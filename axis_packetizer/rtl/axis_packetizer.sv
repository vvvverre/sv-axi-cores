==> flow/design.v <==
`timescale 1ns / 1ps
`default_nettype none
module axis_packetizer #
(
    parameter DATA_WIDTH = 16,
    parameter COUNTER_WIDTH = 16,
    parameter OPT_REGISTER = 0
)
(
    input  wire                             aclk,
    input  wire                             aresetn,
    input  wire [COUNTER_WIDTH-1:0]         frame_length,
    input  wire [DATA_WIDTH-1:0]            s_axis_tdata,
    input  wire                             s_axis_tvalid,
    output wire                             s_axis_tready,
    output reg  [DATA_WIDTH-1:0]            m_axis_tdata,
    output reg                              m_axis_tvalid,
    output reg                              m_axis_tlast,
    input  wire                             m_axis_tready
);
reg  [COUNTER_WIDTH-1:0]    int_frame_length = 0;
reg  [COUNTER_WIDTH-1:0]    counter = 0;
always_ff @(posedge aclk)
    if (counter == 0)
        int_frame_length <= frame_length - 1;
always_ff @(posedge aclk)
    if (!aresetn)
        counter <= 0;
    else if (m_axis_tvalid && m_axis_tready && m_axis_tlast)
        counter <= 0;
    else if (m_axis_tvalid && m_axis_tready)
        counter <= counter + 1;
generate if (OPT_REGISTER == 0) begin : COMBINATORIAL
    assign m_axis_tdata = s_axis_tdata;
    assign m_axis_tvalid = s_axis_tvalid;
    assign m_axis_tlast = (counter == int_frame_length);
    assign s_axis_tready = m_axis_tready;
end else begin : REGISTERED
    wire [DATA_WIDTH-1:0]   buf_tdata;
    wire                    buf_tvalid;
    wire                    stall;
    assign stall = m_axis_tvalid && !m_axis_tready;
    axis_skid_buffer 
    #(
        .DATA_WIDTH(DATA_WIDTH)
    ) buffer (   
        .aclk(aclk), 
        .aresetn(aresetn), 
        .s_axis_tdata(s_axis_tdata), 
        .s_axis_tvalid(s_axis_tvalid), 
        .s_axis_tready(s_axis_tready), 
        .m_axis_tdata(buf_tdata),
        .m_axis_tvalid(buf_tvalid),
        .m_axis_tready(!stall)
    );
    always_ff @(posedge aclk)
        m_axis_tvalid <= aresetn && (stall || buf_tvalid);
    always_ff @(posedge aclk)
        if (!stall)
            m_axis_tdata <= buf_tdata;
end endgenerate
endmodule
`default_nettype wire
; ---- From RTL to reports: axis_packetizer
; What the tools print for axis_packetizer, step after step.
; Line numbers count from 1 in the design file above.
; Operators: Yosys type, input widths -> output width; for muxes data width and select width s.
; Library cell names are shortened.
; Not given: --
[setup]
design = axis_packetizer
clock_port = aclk
cell_library = sky130hd
lib_corner = tt_025C_1v80

; ---- After elaboration
; Yosys after proc, flatten, opt, wreduce and memory -nomap, before mapping. Enables and synchronous resets that opt folds into registers are not counted as muxes. Memory bits, and registers merged into a memory's read port (data or address), are not among the register bits. Print and check cells are not counted. Equal cells are merged and count once.
[word_totals]
in_bits = 36
output_inout_bits = 19
ff_bits = 32
wordCells = 10
[op_classes]
n_logic = 1
n_eq = 1
addsub = 2
n_reduce_logical = 4
[op_table]
columns = cell, count
row1 = $add 16x1->16 const B, 1
row2 = $sub 16x1->16 const B, 1
row3 = $eq 16x16->1, 1
row4 = $logic_not 16->1, 1
row5 = $logic_and 1x1->1, 2
row6 = $reduce_or 2->1, 1
row7 = $not 1->1, 1

; ---- Depth
; Yosys ltp: most cells in a row. Word level: on the elaborated netlist, between registers, memories and ports. Mapped: between sequential cells and ports; inverters and the memories' decode and read muxes count.
[depth]
word_depth = 3
abc_area = 1
depth_mapped = 10
mapped_depth_nobuf = 10

; ---- Mapped cells and area
; Source: synth_stat.txt of the flow (Yosys; design flattened, memories mapped). It holds for the ABC_AREA given above (unset counts as 0); a run with the other value may have another netlist.
[types]
columns = cell, count, type_area_um2
row1 = edfxtp_1, 16, 480.461
row2 = dfxtp_1, 16, 320.307
row3 = nand2_1, 82, 307.795
row4 = inv_1, 49, 183.926
row5 = xor2_1, 20, 175.168
row6 = nor2_1, 40, 150.144
row7 = buf_4, 18, 135.13
row8 = nand3_1, 11, 55.053
row9 = ha_1, 3, 37.536
row10 = nor2_2, 5, 31.28
row11 = nor3_1, 6, 30.029
row12 = xnor2_1, 3, 26.275
row13 = nand4_1, 4, 25.024
row14 = nand3_2, 2, 20.019
row15 = o21ai_0, 4, 20.019
row16 = nor4_1, 3, 18.768
row17 = nand2_2, 2, 12.512
row18 = buf_6, 1, 11.261
; Not listed: further types 2, cells in them 2.
[synth_totals]
cells = 287
seq_area_um2 = 800.8
buffers = 19
mapped_area_um2 = 2050.7
ffs = 32

; ---- Path before layout
; Source: OpenSTA report_checks on the synthesized netlist (no wires, ideal clock, input and output delay 20% of the period each), path of least setup slack; recovery checks are left aside. Register names are those of the netlist, which keeps one name where synthesis merged equal registers.
[synth_timing]
path_type = reg2reg
start = reg counter[0]
end = reg int_frame_length[0]
slack_ps = -832
t_first_pin_ps = 0
t_required_ps = 1430
driving_pins = 5
arrival_ps = 2262
setup_ps = 430
n_path_buf = 0
delay_ps = 2692
tclk_ps = 1860
synth_period_reached_ps = 2692
; "delay_ps" = arrival - input delay + setup time.
; "driving_pins" counts driving pins, that of a launching flip-flop among them; a cell with two outputs on the path counts twice.
; "synth_period_reached_ps" is the clock period less the worst setup slack; recovery checks do not enter. This is arithmetic on one report: input and output delays are still those of the set period (20% each).
; Between the ends stands the longest chain of elaborated cells between them, by number of cells; it is not shown to be the way that was timed. Of several equally long chains one is given.
; A line is the first line of the expression or statement that the cell stems from. Yosys adds cells for indexed reads and writes and turns some case tables into memories.
; At most two assigning lines are given for a register; there are more.
[synth_via]
path_cell_list = dfxtp_1 > inv_1 > ha_1 > nand4_1 > nor4_1
elab_chain_len = 1
cells_between = 1
lines_between = 1
classes_between = reduce/logical: 1
[synth_lines]
columns = element, line
row1 = start: declaration, 22  ; reg  [COUNTER_WIDTH-1:0]    counter = 0;
row2 = start: assignment, 28  ; counter <= 0;
row3 = start: assignment, 32  ; counter <= counter + 1;
row4 = $logic_not 16->1, 24  ; if (counter == 0)
row5 = end: assignment, 25  ; int_frame_length <= frame_length - 1;
row6 = end: declaration, 21  ; reg  [COUNTER_WIDTH-1:0]    int_frame_length = 0;

; ---- Path in the finished layout
; Path of least setup slack in the final report of job 1 (OpenROAD, finished layout, wires in). Where an end is a register, its clock arrival counts in the times.
; The report prints the path's times to 10 ps; the period is as set.
[layout_timing]
path_type = reg2out
start = reg int_frame_length[10]
end = out m_axis_tlast
output_delay_ps = 250
arrival_ps = 1480
driving_pins = 7
n_path_buf = 1
slack_ps = -480
t_required_ps = 1000
tclk_ps = 1250
t_first_pin_ps = 290
; Between the ends stands the longest chain of elaborated cells between them, by number of cells; it is not shown to be the way that was timed. Of several equally long chains one is given.
[layout_via]
path_cell_list = edfxtp_1 > nand2_1 > nand2_1 > nor2_2 > nand2_2 > nor4_4 > buf_2
elab_chain_len = 1
cells_between = 1
lines_between = 1
classes_between = eq/ne: 1
[layout_lines]
columns = element, line
row1 = start: declaration, 21  ; reg  [COUNTER_WIDTH-1:0]    int_frame_length = 0;
row2 = start: assignment, 25  ; int_frame_length <= frame_length - 1;
row3 = $eq 16x16->1, 36  ; assign m_axis_tlast = (counter == int_frame_length);
row4 = end: declaration, 18  ; output reg                              m_axis_tlast,

Add stored flow runs of axis_packetizer

Design axis_packetizer on sky130hd. What follows are 2 stored runs of the flow, each under its own settings; their order means nothing. The constraints put input and output delay at 20% of the set period each and load the outputs with 0.01 pF.
"period_less_ws_ps": clock period set for the run, less the worst setup slack. It is reckoned from that one timing run; input and output delays stay at 20% of the period that was set.
"worst_path_ps" means the part of the period allowed to the worst setup path (the constraints hold back 20% at inputs and 20% at outputs) less its slack; where the path has registers, the arrival times of their clocks count too.
"totalPower_w" is the tool's figure for a default switching activity; nothing was simulated.
"worst_path_ps" is given in steps of 10 ps.

# job 1
==> flow/run.sh <==
#!/bin/bash
# the make line also repeats the synthesis and layout settings of config.mk as NAME=value (left out here)
make -C /OpenROAD-flow-scripts/flow DESIGN_CONFIG=/design/flow/config.mk WORK_HOME=/design/flow/orfs CLKGATE_MAP_FILE= finish
==> flow/config.mk <==
export PLATFORM = sky130hd
export DESIGN_NAME = axis_packetizer
export DESIGN_NICKNAME = axis_packetizer
export VERILOG_FILES = /design/flow/design.v
export SDC_FILE = /design/flow/constraint.sdc
export NUM_CORES = 4
export LEC_CHECK = 0
export ABC_AREA = 1
export CAP_MARGIN = 20
export CORE_ASPECT_RATIO = 1.48
export CORE_MARGIN = 2
export CORE_UTILIZATION = 46
export CTS_CLUSTER_SIZE = 81
export GPL_TIMING_DRIVEN = 1
export MAX_ROUTING_LAYER = met4
export MIN_ROUTING_LAYER = met2
export PLACE_DENSITY_LB_ADDON = 0.23
export SETUP_SLACK_MARGIN = 0.34
export SLEW_MARGIN = 20
export TNS_END_PERCENT = 75
==> flow/constraint.sdc <==
create_clock -name core_clock -period 1.25 [get_ports {aclk}]
set_input_delay 0.2500 -clock core_clock [delete_from_list [all_inputs] [get_ports {aclk}]]
set_output_delay 0.2500 -clock core_clock [all_outputs]
set_load 0.01 [all_outputs]

==> job 1: results <==
finish.utilization_frac=0.756
die_um2=5018.5
period_less_ws_ps=1727
setup_tns_ps=-10523
worst_path_ps=1480
worst_path_kind="reg2out"
worst_setup_slack_ps=-477
fin_hold_ws_ps=222
final_cell_area_um2=3238.1
synth_chip_area_um2=2050.7
totalPower_w=0.002529

# job 2
==> flow/run.sh <==
#!/bin/bash
# the make line also repeats the synthesis and layout settings of config.mk as NAME=value (left out here)
make -C /OpenROAD-flow-scripts/flow DESIGN_CONFIG=/design/flow/config.mk WORK_HOME=/design/flow/orfs CLKGATE_MAP_FILE= finish
==> flow/config.mk <==
export PLATFORM = sky130hd
export DESIGN_NAME = axis_packetizer
export DESIGN_NICKNAME = axis_packetizer
export VERILOG_FILES = /design/flow/design.v
export SDC_FILE = /design/flow/constraint.sdc
export NUM_CORES = 4
export LEC_CHECK = 0
export CAP_MARGIN = 20
export CELL_PAD_IN_SITES_GLOBAL_PLACEMENT = 2
export CORE_MARGIN = 10
export CORE_UTILIZATION = 42
export GPL_TIMING_DRIVEN = 0
export MIN_ROUTING_LAYER = met1
export PLACE_DENSITY_LB_ADDON = 0.02
export SETUP_SLACK_MARGIN = 0.35
export SLEW_MARGIN = 10
export TNS_END_PERCENT = 30
==> flow/constraint.sdc <==
create_clock -name core_clock -period 1.23 [get_ports {aclk}]
set_input_delay 0.2460 -clock core_clock [delete_from_list [all_inputs] [get_ports {aclk}]]
set_output_delay 0.2460 -clock core_clock [all_outputs]
set_load 0.01 [all_outputs]

==> job 2: results <==
finish.utilization_frac=0.594
die_um2=7480.5
period_less_ws_ps=1833
setup_tns_ps=-15951
worst_path_ps=1590
worst_path_kind="reg2out"
worst_setup_slack_ps=-603
fin_hold_ws_ps=276
final_cell_area_um2=2570.0
synth_chip_area_um2=1856.8
totalPower_w=0.002341
